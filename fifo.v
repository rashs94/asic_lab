==> flow/design.v <==
module fifo#(parameter B=8,w=3)(input clk,rst,rd,wr,input [B-1:0] w_data,output wire empty,full,output [B-1:0]r_data);
reg [B-1:0] array [2**w-1:0];
reg [w-1:0] w_ptr,w_ptr_nxt,w_ptr_suc,r_ptr,r_ptr_nxt,r_ptr_suc;
reg full_reg,empty_reg,full_nxt,empty_nxt;
wire wr_en;
always@(posedge clk)
if(wr_en)
array[w_ptr]<=w_data;
assign r_data=array[r_ptr];
assign wr_en=wr&(!full_reg);
always@(posedge clk,posedge rst)
begin
if(rst)
begin
w_ptr<=0;
r_ptr<=0;
full_reg <=0;
empty_reg <=1;
end
else
begin
w_ptr<=w_ptr_nxt;
r_ptr<=r_ptr_nxt;
full_reg<=full_nxt;
empty_reg<=empty_nxt;
end
end
always@*
begin
w_ptr_suc=w_ptr+1;
r_ptr_suc=r_ptr+1;
w_ptr_nxt = w_ptr;
r_ptr_nxt = r_ptr;
full_nxt = full_reg;
empty_nxt = empty_reg;
case({wr,rd})
2'b01:if(!empty_reg)
      begin
      r_ptr_nxt=r_ptr_suc;
      full_nxt=0;
      if(r_ptr_suc==w_ptr)
	empty_nxt=1;
      end
2'b10:if(!full_reg)
      begin
      w_ptr_nxt=w_ptr_suc;
      empty_nxt=0;
      if(w_ptr_suc==r_ptr)
	full_nxt=1;
      end
2'b11:begin
      w_ptr_nxt = w_ptr_suc;
      r_ptr_nxt = r_ptr_suc;
      end
endcase
end
assign full=full_reg;
assign empty=empty_reg;
endmodule
======== Tool chain data of fifo ========
What the tools print for fifo, step after step.
Lines are those of the file above, counted from 1.
A cell with n/a has no value.
set-up
  design top .............................. fifo
  clock input ............................. clk
  library ................................. sky130hd
  corner .................................. tt_025C_1v80

======== Elaborated design ========
Source: Yosys, flattened and elaborated, memories not mapped. Widths are those after wreduce. Registers that Yosys merges into a memory's read port (data or address) are not register bits. Print and check cells do not count. Equal cells are merged and count once.
Memory sizes are those after Yosys's memory passes, which may raise the word count (mostly to a power of two), join words into wider ones and drop unused or constant bits.
storage and ports
  memory bits (read-only) ................. 0
  memories kept ........................... 1
  clocked read ports x word width ......... 0
  output and inout port bits .............. 10
  cells after elaboration ................. 38
  input bits .............................. 12
  register bits ........................... 8
  RAM bits ................................ 64
  latch bits .............................. 0
cells by class
  bitwise operators ....................... 1
  reductions and logical operators ........ 8
  add/subtract/negate cells ............... 2
  $mul .................................... 0
  equality and inequality tests ........... 7
  divide/modulo/power cells ............... 0
  shift-type cells ........................ 0
  muxes and demuxes ....................... 15
  magnitude comparators ................... 0
memory list
  name   depth  width  rd ports  wr ports  RTL line  text
  array  8      8      1         1         2         reg [B-1:0] array [2**w-1:0];
operators with widths
  cell                                                  number
  case mux 3 bit (select 2 bit)                         2
  2-to-1 mux 3 bit                                      3
  AND reduction 2 bit                                   4
  2-to-1 mux 8 bit                                      1
  2-to-1 mux 1 bit                                      7
  nonzero test 2 bit                                    3
  adder 3 x 1 -> 3 bit (second input constant)          2
  equality test 3 bit                                   2
  equality test 2 bit (second input constant)           2
  != test 2 bit (second input constant)                 2
  case mux 1 bit (select 2 bit)                         2
  equality test 2 x 1 -> 1 bit (second input constant)  1
  bitwise AND 1 bit                                     1
  zero test 1 bit                                       1

======== Logic depth ========
Depth = most cells in a row (Yosys ltp): at word level without a register or memory, in the mapped netlist without a sequential cell, where the memories' decode and read muxes count.
depth
  depth in word-level cells ............... 5
  ABC_AREA ................................ 0
  mapped depth ............................ 4
  mapped depth without buffers ............ 4

======== Synthesis result ========
Yosys stat after the flow's synthesis: flattened, memories mapped to cells. It holds for the ABC_AREA given above (unset counts as 0); a run with the other value may have another netlist.
cell types
  type                       number  area in all (um^2)
  sky130_fd_sc_hd__edfxtp_1  64      1.92E+03
  sky130_fd_sc_hd__mux4_1    16      420.403
  sky130_fd_sc_hd__dfrtp_1   7       175.168
  sky130_fd_sc_hd__mux2_2    10      112.608
  sky130_fd_sc_hd__xnor2_1   8       70.067
  sky130_fd_sc_hd__dfstp_2   1       26.275
  sky130_fd_sc_hd__ha_1      2       25.024
  sky130_fd_sc_hd__nand2b_1  4       25.024
  sky130_fd_sc_hd__o21ai_0   5       25.024
  sky130_fd_sc_hd__nor2_1    6       22.522
  sky130_fd_sc_hd__buf_12    1       20.019
  sky130_fd_sc_hd__xor2_1    2       17.517
  sky130_fd_sc_hd__buf_2     3       15.014
  sky130_fd_sc_hd__o211ai_1  2       15.014
  sky130_fd_sc_hd__buf_6     1       11.261
  sky130_fd_sc_hd__inv_1     3       11.261
  sky130_fd_sc_hd__nor3_1    2       10.01
  sky130_fd_sc_hd__or4b_1    1       10.01
Other cell types: 5; their cells: 5.
synthesis totals
  sequential part of the area ............. 2,123.3 um^2
  flip-flop cells ......................... 72
  cells in the netlist .................... 143
  chip area (Yosys) ....................... 2,965.3 um^2

======== Timing after synthesis ========
Source: OpenSTA report_checks on the synthesized netlist (no wires, ideal clock, input and output delay 20% of the period each), path of least setup slack; recovery checks are left aside. Register names are those of the netlist, which keeps one name where synthesis merged equal registers.
timing path post-synthesis
  kind .................................... flip-flop to output port
  start point ............................. register r_ptr[1]
  end point ............................... output port r_data[0]
  delay of the path ....................... 1,436 ps
  stages on the path ...................... 5
  path slack .............................. 1,604 ps
  arrival ................................. 1,436 ps
  clock period ............................ 3,800 ps
  path buffers ............................ 2
  external output delay ................... 760 ps
  period reached after synthesis .......... 2,196 ps
"delay of the path" is the arrival time less input delay plus setup time.
At an output port there is no setup time.
"stages on the path": output pins that drive a net of the path, with the launching flip-flop's if there is one; two outputs of one cell count as two.
"period reached after synthesis" = period - worst setup slack (recovery checks aside). The figure is calculated, with input and output delays left at 20% of the set period.
The rows between start and end are the longest chain of elaborated cells between them; the timing report does not say that the signal goes this way. Where chains are equally long, one stands for them.
Each line given opens the expression or statement behind the cell; cells for indexed reads and writes are added by Yosys, which also makes memories of some case tables.
The chain passes a memory read, where the word-level depth is cut; so it can be longer than that depth.
between the ends, post-synthesis
  cell sequence ........................... sky130_fd_sc_hd__dfrtp_1 sky130_fd_sc_hd__buf_6 sky130_fd_sc_hd__buf_12 sky130_fd_sc_hd__mux4_1 sky130_fd_sc_hd__mux2_2
  cells in the longest elaborated chain ... 1
  elaborated cells between the ends (all ways) .. 1
  source lines of those cells ............. 1
  those cells by class .................... memory (1)
ends and longest elaborated chain, post-synthesis
  element                  RTL line  text
  from (decl)              3         reg [w-1:0] w_ptr,w_ptr_nxt,w_ptr_suc,r_ptr,r_ptr_nxt,r_ptr_suc;
  from (assign)            16        r_ptr<=0;
  from (assign)            23        r_ptr<=r_ptr_nxt;
  memory read (8 x 8 bit)  2         reg [B-1:0] array [2**w-1:0];
  to (decl)                1         module fifo#(parameter B=8,w=3)(input clk,rst,rd,wr,input [B-1:0] w_data,output wire empty,full,output [B-1:0] ...

======== Timing after layout ========
From the final timing report of run 1: the path of least setup slack in the routed layout; clock arrival at registers is part of the times.
The path's times are printed in steps of 10 ps; the period is the one set.
timing path after layout
  kind .................................... flip-flop to output port
  start point ............................. register r_ptr[1]
  end point ............................... output port r_data[3]
  path slack .............................. 460 ps
  stages on the path ...................... 5
  path buffers ............................ 2
  clock period ............................ 3,390 ps
  external output delay ................... 680 ps
  arrival ................................. 2,250 ps
The rows between start and end are the longest chain of elaborated cells between them; the timing report does not say that the signal goes this way. Where chains are equally long, one stands for them.
The chain passes a memory read, where the word-level depth is cut; so it can be longer than that depth.
between the ends, after layout
  cell sequence ........................... sky130_fd_sc_hd__dfrtp_1 sky130_fd_sc_hd__buf_4 sky130_fd_sc_hd__mux4_1 sky130_fd_sc_hd__mux2_2 sky130_fd_sc_hd__clkdlybuf4s50_1
  cells in the longest elaborated chain ... 1
  elaborated cells between the ends (all ways) .. 1
  source lines of those cells ............. 1
  those cells by class .................... memory (1)
ends and longest elaborated chain, after layout
  element                  RTL line  text
  from (decl)              3         reg [w-1:0] w_ptr,w_ptr_nxt,w_ptr_suc,r_ptr,r_ptr_nxt,r_ptr_suc;
  from (assign)            16        r_ptr<=0;
  from (assign)            23        r_ptr<=r_ptr_nxt;
  memory read (8 x 8 bit)  2         reg [B-1:0] array [2**w-1:0];
  to (decl)                1         module fifo#(parameter B=8,w=3)(input clk,rst,rd,wr,input [B-1:0] w_data,output wire empty,full,output [B-1:0] ...

Data sheet: physical implementation of fifo

Measured results for fifo: 2 stored runs of the Yosys and OpenROAD flow on sky130hd. The settings differ; the order carries no meaning. The constraints put input and output delay at 20% of the set period each and load the outputs with 0.01 pF.
"reached clock period" is the run's clock period less its worst setup slack. It is reckoned from that one timing run; input and output delays stay at 20% of the period that was set.
By "allowed time less slack (worst setup path)" is meant the share of the clock period that the worst setup path is allowed (20% is reserved at inputs, 20% at outputs), minus its slack. Clock arrival times at its registers enter into it.
"total power after layout": no workload was simulated; the value follows from the tool's default switching activity.
"allowed time less slack (worst setup path)" is known to 10 ps.

---- run 1 ----
settings
  period_ns = 3.39
  CORE_UTILIZATION = 37
  CTS_CLUSTER_SIZE = 50
  CAP_MARGIN = 15
  SLEW_MARGIN = 35
  MIN_ROUTING_LAYER = met1
  CORE_MARGIN = 2
results
  chip area in the Yosys report ........... 2,965.3 um^2
  die size ................................ 8,746.9 um^2
  standard-cell area after routing ........ 3,540.9 um^2
  utilization after routing ............... 45.8 %
  worst setup slack after layout .......... 458 ps
  sum of negative setup slack ............. 0 ps
  total power after layout ................ 0.002941 W
  reached clock period .................... 2,932 ps
  allowed time less slack (worst setup path) .. 2,250 ps
  critical path kind ...................... flip-flop to output port

---- run 2 ----
settings
  period_ns = 2.91
  CORE_UTILIZATION = 51
  SETUP_SLACK_MARGIN = 0.41
  PLACE_DENSITY_LB_ADDON = 0.06
  CORE_ASPECT_RATIO = 0.71
  CELL_PAD_IN_SITES_GLOBAL_PLACEMENT = 0
  CELL_PAD_IN_SITES_DETAIL_PLACEMENT = 1
  TNS_END_PERCENT = 85
  CTS_CLUSTER_SIZE = 43
  CAP_MARGIN = 30
  MAX_ROUTING_LAYER = met5
  CORE_MARGIN = 2
  SLEW_MARGIN = 20
results
  chip area in the Yosys report ........... 2,965.3 um^2
  die size ................................ 6,449.3 um^2
  standard-cell area after routing ........ 3,494.6 um^2
  utilization after routing ............... 62.0 %
  worst setup slack after layout .......... 396 ps
  sum of negative setup slack ............. 0 ps
  total power after layout ................ 0.003454 W
  reached clock period .................... 2,514 ps
  allowed time less slack (worst setup path) .. 1,930 ps
  critical path kind ...................... flip-flop to output port
