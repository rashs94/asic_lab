==> flow/design.v <==
module fib(input clk,rst,start,input [4:0]i,output reg ready,done,output [19:0]f);
parameter a=2'b00,b=2'b01,c=2'b10;
reg [1:0] ns,ps;
reg [19:0] t0,t1,t0_nxt,t1_nxt;
reg [4:0]n,n_nxt;
always@(posedge clk,posedge rst)
begin
    if(rst)
	begin
	ps<=a;
	t0<=0;
	t1<=0;
	n<=0;
	end
     else
	begin
	ps<=ns;
	t0<=t0_nxt;
	t1<=t1_nxt;
	n<=n_nxt;
	end
end
always@*
begin
ns=ps;
done=0;
ready=0;
t0_nxt=t0;
t1_nxt=t1;
n_nxt=n;
  case(ps)
  a:begin
    ready=1;
    if(start)
       begin
       t0_nxt=0;
       t1_nxt=1;
       n_nxt=i;
       ns=b;
       end
     end
  b:begin
    if(n==0)
      begin
        t1_nxt=0;
        ns=c;
      end
     else if(n==1)
      ns=c;
     else
       begin
         t1_nxt=t1+t0;
         t0_nxt=t1;
	 n_nxt=n-1;
	end
      end
   c:begin
       done=1;
       ns=a;
     end
    default:ns=a;
   endcase
end
assign f=t1;
endmodule
Reports on fib
Tool output for the design above, in the order of the flow.
Line numbers count from 1 in the design file above.
Cell names lack the library's common part.
{"block": "inputs", "top": "fib", "clock": "clk", "cell_library": "sky130hd", "lib_corner": "tt_025C_1v80"}

After elaboration
Counts by Yosys on the flattened word-level netlist (proc, flatten, opt, wreduce; memories kept). Register bits leave out memories and registers merged into their read ports (data or address). Print and check cells are left out. Cells with the same type and inputs are merged into one.
{"block": "word_totals", "ff_bits": 47}
{"block": "op_classes", "n_addsub": 2, "n_eq": 8, "reduce_logical": 6, "muxes": 18}
{"block": "op_table", "cell": "two-way mux 20 bit", "count": 6}
{"block": "op_table", "cell": "parallel mux 20 bit (select 2 bit)", "count": 2}
{"block": "op_table", "cell": "adder 20 bit", "count": 1}
{"block": "op_table", "cell": "two-way mux 5 bit", "count": 3}
{"block": "op_table", "cell": "parallel mux 5 bit (select 2 bit)", "count": 1}
{"block": "op_table", "cell": "!= test 2 bit (second input constant)", "count": 3}
{"block": "op_table", "cell": "!= test 3 bit (second input constant)", "count": 2}
{"block": "op_table", "cell": "two-way mux 2 bit", "count": 3}
{"block": "op_table", "cell": "subtractor 5 x 1 -> 5 bit (second input constant)", "count": 1}
{"block": "op_table", "cell": "equality test 5 x 1 -> 1 bit (second input constant)", "count": 1}
{"block": "op_table", "cell": "zero test 5 bit", "count": 1}
{"block": "op_table", "cell": "AND reduction 4 bit", "count": 1}
{"block": "op_table", "cell": "parallel mux 2 bit (select 2 bit)", "count": 1}
{"block": "op_table", "cell": "AND reduction 3 bit", "count": 1}
{"block": "op_table", "cell": "equality test 2 x 1 -> 1 bit (second input constant)", "count": 1}
{"block": "op_table", "cell": "equality test 2 bit (second input constant)", "count": 1}
{"block": "op_table", "cell": "zero test 2 bit", "count": 1}
{"block": "op_table", "cell": "AND reduction 2 bit", "count": 1}
{"block": "op_table", "cell": "nonzero test 2 bit", "count": 1}
{"block": "op_table", "cell": "two-way mux 1 bit", "count": 2}

Longest topological paths
Yosys ltp: most cells in a row. Word level: on the elaborated netlist, between registers, memories and ports. Mapped: between sequential cells and ports; inverters and the memories' decode and read muxes count.
{"block": "logic_depth", "ltp_word": 4, "abc_area": 0, "depth_mapped": 9}

Mapped cells and area
The flow's flattened synthesis, as Yosys stat reports it; memories are mapped. The netlist is that of the ABC_AREA named above (0 if unset); the other value can give another one.
{"block": "mapped", "buffers": 18, "flip_flops": 48, "seq_area_um2": 1202.4, "mapped_area_um2": 2961.6, "mapped_cells": 342}
{"block": "by_type", "type": "dfrtp_1", "count": 47, "area_total_um2": 1.18E+03}
{"block": "by_type", "type": "nand2_1", "count": 72, "area_total_um2": 270.259}
{"block": "by_type", "type": "ha_1", "count": 21, "area_total_um2": 262.752}
{"block": "by_type", "type": "o21ai_0", "count": 29, "area_total_um2": 145.139}
{"block": "by_type", "type": "nand3_1", "count": 27, "area_total_um2": 135.13}
{"block": "by_type", "type": "a21oi_1", "count": 18, "area_total_um2": 90.086}
{"block": "by_type", "type": "xor2_1", "count": 9, "area_total_um2": 78.826}
{"block": "by_type", "type": "nor2_1", "count": 13, "area_total_um2": 48.797}
{"block": "by_type", "type": "xnor2_1", "count": 5, "area_total_um2": 43.792}
{"block": "by_type", "type": "a21o_1", "count": 5, "area_total_um2": 37.536}
{"block": "by_type", "type": "clkbuf_1", "count": 10, "area_total_um2": 37.536}
{"block": "by_type", "type": "inv_1", "count": 10, "area_total_um2": 37.536}
{"block": "by_type", "type": "buf_2", "count": 7, "area_total_um2": 35.034}
{"block": "by_type", "type": "a22o_1", "count": 3, "area_total_um2": 26.275}
{"block": "by_type", "type": "a311oi_1", "count": 3, "area_total_um2": 26.275}
{"block": "by_type", "type": "dfstp_2", "count": 1, "area_total_um2": 26.275}
{"block": "by_type", "type": "a211oi_2", "count": 2, "area_total_um2": 25.024}
{"block": "by_type", "type": "nand2b_1", "count": 4, "area_total_um2": 25.024}
Other cell types: 37; their cells: 56.

Worst setup path after synthesis
Path of least setup slack by OpenSTA after synthesis, without wires, with an ideal clock, recovery checks aside; 20% of the period is set as input and as output delay. Where synthesis merged equal registers, the netlist keeps one of their names.
{"block": "synth_timing", "path_type": "register -> register", "start": "reg t1[0]", "end": "reg t1[12]", "stages": 10, "setup_ps": 129, "n_path_buf": 0, "launch_ps": 0, "delay_ps": 2437, "arrival_time_ps": 2308, "setup_slack_ps": 554, "tclk_ps": 2990, "synth_period_reached_ps": 2436}
"delay_ps" is the arrival time less input delay plus setup time.
"stages" counts driving pins, that of a launching flip-flop among them; a cell with two outputs on the path counts twice.
"synth_period_reached_ps" is the clock period less the worst setup slack; recovery checks do not enter. This is arithmetic on one report: input and output delays are still those of the set period (20% each).
The rows between start and end are the longest chain of elaborated cells between them; the timing report does not say that the signal goes this way. Where chains are equally long, one stands for them.
Each line given opens the expression or statement behind the cell; cells for indexed reads and writes are added by Yosys, which also makes memories of some case tables.
{"block": "synth_between", "path_cell_list": "dfrtp_1 -> ha_1 -> fa_1 -> a21oi_1 -> o221ai_2 -> a211oi_1 -> nor2_1 -> a311oi_1 -> xor2_1 -> o21ai_1", "elab_chain_len": 4}
{"block": "synth_lines", "item": "start, declared", "line": 4, "rtl": "reg [19:0] t0,t1,t0_nxt,t1_nxt;"}
{"block": "synth_lines", "item": "start, assigned", "line": 12, "rtl": "t1<=0;"}
{"block": "synth_lines", "item": "start, assigned", "line": 19, "rtl": "t1<=t1_nxt;"}
{"block": "synth_lines", "item": "adder 20 bit", "line": 52, "rtl": "t1_nxt=t1+t0;"}
{"block": "synth_lines", "item": "two-way mux 20 bit", "line": 48, "rtl": "else if(n==1)"}
{"block": "synth_lines", "item": "two-way mux 20 bit", "line": 43, "rtl": "if(n==0)"}
{"block": "synth_lines", "item": "parallel mux 20 bit (select 2 bit)", "line": 31, "rtl": "case(ps)"}
{"block": "synth_lines", "item": "end, assigned", "line": 12}
{"block": "synth_lines", "item": "end, assigned", "line": 19}
{"block": "synth_lines", "item": "end, declared", "line": 4}

Timing after layout
From the final timing report of run 1: the path of least setup slack in the routed layout; clock arrival at registers is part of the times.
The report prints the path's times to 10 ps; the period is as set.
{"block": "layout_timing", "path_type": "register -> register", "start": "reg t1[0]", "end": "reg t1[12]", "launch_ps": 300, "tclk_ps": 2170, "arrival_time_ps": 2460, "stages": 10, "setup_ps": 110, "n_path_buf": 0, "setup_slack_ps": -120}
The rows between start and end are the longest chain of elaborated cells between them; the timing report does not say that the signal goes this way. Where chains are equally long, one stands for them.
{"block": "layout_between", "path_cell_list": "dfrtp_1 -> ha_2 -> fa_2 -> a21oi_4 -> o221ai_4 -> a211oi_2 -> nor2_1 -> a311oi_2 -> xor2_1 -> o21ai_1", "elab_chain_len": 4}
{"block": "layout_lines", "item": "start, declared", "line": 4, "rtl": "reg [19:0] t0,t1,t0_nxt,t1_nxt;"}
{"block": "layout_lines", "item": "start, assigned", "line": 12, "rtl": "t1<=0;"}
{"block": "layout_lines", "item": "start, assigned", "line": 19, "rtl": "t1<=t1_nxt;"}
{"block": "layout_lines", "item": "adder 20 bit", "line": 52, "rtl": "t1_nxt=t1+t0;"}
{"block": "layout_lines", "item": "two-way mux 20 bit", "line": 48, "rtl": "else if(n==1)"}
{"block": "layout_lines", "item": "two-way mux 20 bit", "line": 43, "rtl": "if(n==0)"}
{"block": "layout_lines", "item": "parallel mux 20 bit (select 2 bit)", "line": 31, "rtl": "case(ps)"}
{"block": "layout_lines", "item": "end, assigned", "line": 12}
{"block": "layout_lines", "item": "end, assigned", "line": 19}
{"block": "layout_lines", "item": "end, declared", "line": 4}

Data sheet: physical implementation of fib

Stored flow runs of fib (2 of them; Yosys, OpenROAD, sky130hd). They differ in their settings and are not a sequence. Constraints: input delay and output delay 20% of the set period each, output load 0.01 pF.
"worstPathTime_ps" is the time allowed to the run's worst setup path (the clock period less input and output delay, where it has them) less its slack. Clock arrival times count: a late capture clock shortens it, a late launch clock lengthens it.
By "power.total_uw" is meant OpenSTA's value without simulated activity: inputs other than the clock are taken to toggle once in ten clock periods, and the tool carries that through the logic.
"worstPathTime_ps" is known to 10 ps.

Run 1
==> flow/run.sh <==
#!/bin/bash
# the make line also repeats the synthesis and layout settings of config.mk as NAME=value (left out here)
make -C /OpenROAD-flow-scripts/flow DESIGN_CONFIG=/design/flow/config.mk WORK_HOME=/design/flow/orfs CLKGATE_MAP_FILE= finish
==> flow/config.mk <==
export PLATFORM = sky130hd
export DESIGN_NAME = fib
export DESIGN_NICKNAME = fib
export VERILOG_FILES = /design/flow/design.v
export SDC_FILE = /design/flow/constraint.sdc
export NUM_CORES = 4
export LEC_CHECK = 0
export ABC_AREA = 0
export CAP_MARGIN = 20
export CELL_PAD_IN_SITES_DETAIL_PLACEMENT = 1
export CELL_PAD_IN_SITES_GLOBAL_PLACEMENT = 3
export CORE_MARGIN = 2
export CORE_UTILIZATION = 25
export PLACE_DENSITY_LB_ADDON = 0.01
export SETUP_SLACK_MARGIN = -0.21
export SLEW_MARGIN = 5
==> flow/constraint.sdc <==
create_clock -name core_clock -period 2.17 [get_ports {clk}]
set_input_delay 0.4340 -clock core_clock [delete_from_list [all_inputs] [get_ports {clk}]]
set_output_delay 0.4340 -clock core_clock [all_outputs]
set_load 0.01 [all_outputs]

==> results of run 1, as JSON <==
{
  "ws_setup_ps": -115,
  "layout_stdcell_area_um2": 4204.0,
  "worstPathTime_ps": 2290,
  "worst_path_kind": "register -> register",
  "power.total_uw": 2889,
  "timing.setup.tns_ps": -632,
  "die_footprint_um2": 12732.9,
  "synthArea_um2": 2961.6
}

Run 2
==> flow/run.sh <==
#!/bin/bash
# the make line also repeats the synthesis and layout settings of config.mk as NAME=value (left out here)
make -C /OpenROAD-flow-scripts/flow DESIGN_CONFIG=/design/flow/config.mk WORK_HOME=/design/flow/orfs CLKGATE_MAP_FILE= finish
==> flow/config.mk <==
export PLATFORM = sky130hd
export DESIGN_NAME = fib
export DESIGN_NICKNAME = fib
export VERILOG_FILES = /design/flow/design.v
export SDC_FILE = /design/flow/constraint.sdc
export NUM_CORES = 4
export LEC_CHECK = 0
export CAP_MARGIN = 20
export CORE_MARGIN = 2
export CORE_UTILIZATION = 31
export SLEW_MARGIN = 20
==> flow/constraint.sdc <==
create_clock -name core_clock -period 2.91 [get_ports {clk}]
set_input_delay 0.5820 -clock core_clock [delete_from_list [all_inputs] [get_ports {clk}]]
set_output_delay 0.5820 -clock core_clock [all_outputs]
set_load 0.01 [all_outputs]

==> results of run 2, as JSON <==
{
  "ws_setup_ps": 261,
  "layout_stdcell_area_um2": 3504.6,
  "worstPathTime_ps": 2650,
  "worst_path_kind": "register -> register",
  "power.total_uw": 1870,
  "timing.setup.tns_ps": 0,
  "die_footprint_um2": 10351.0,
  "synthArea_um2": 2961.6
}
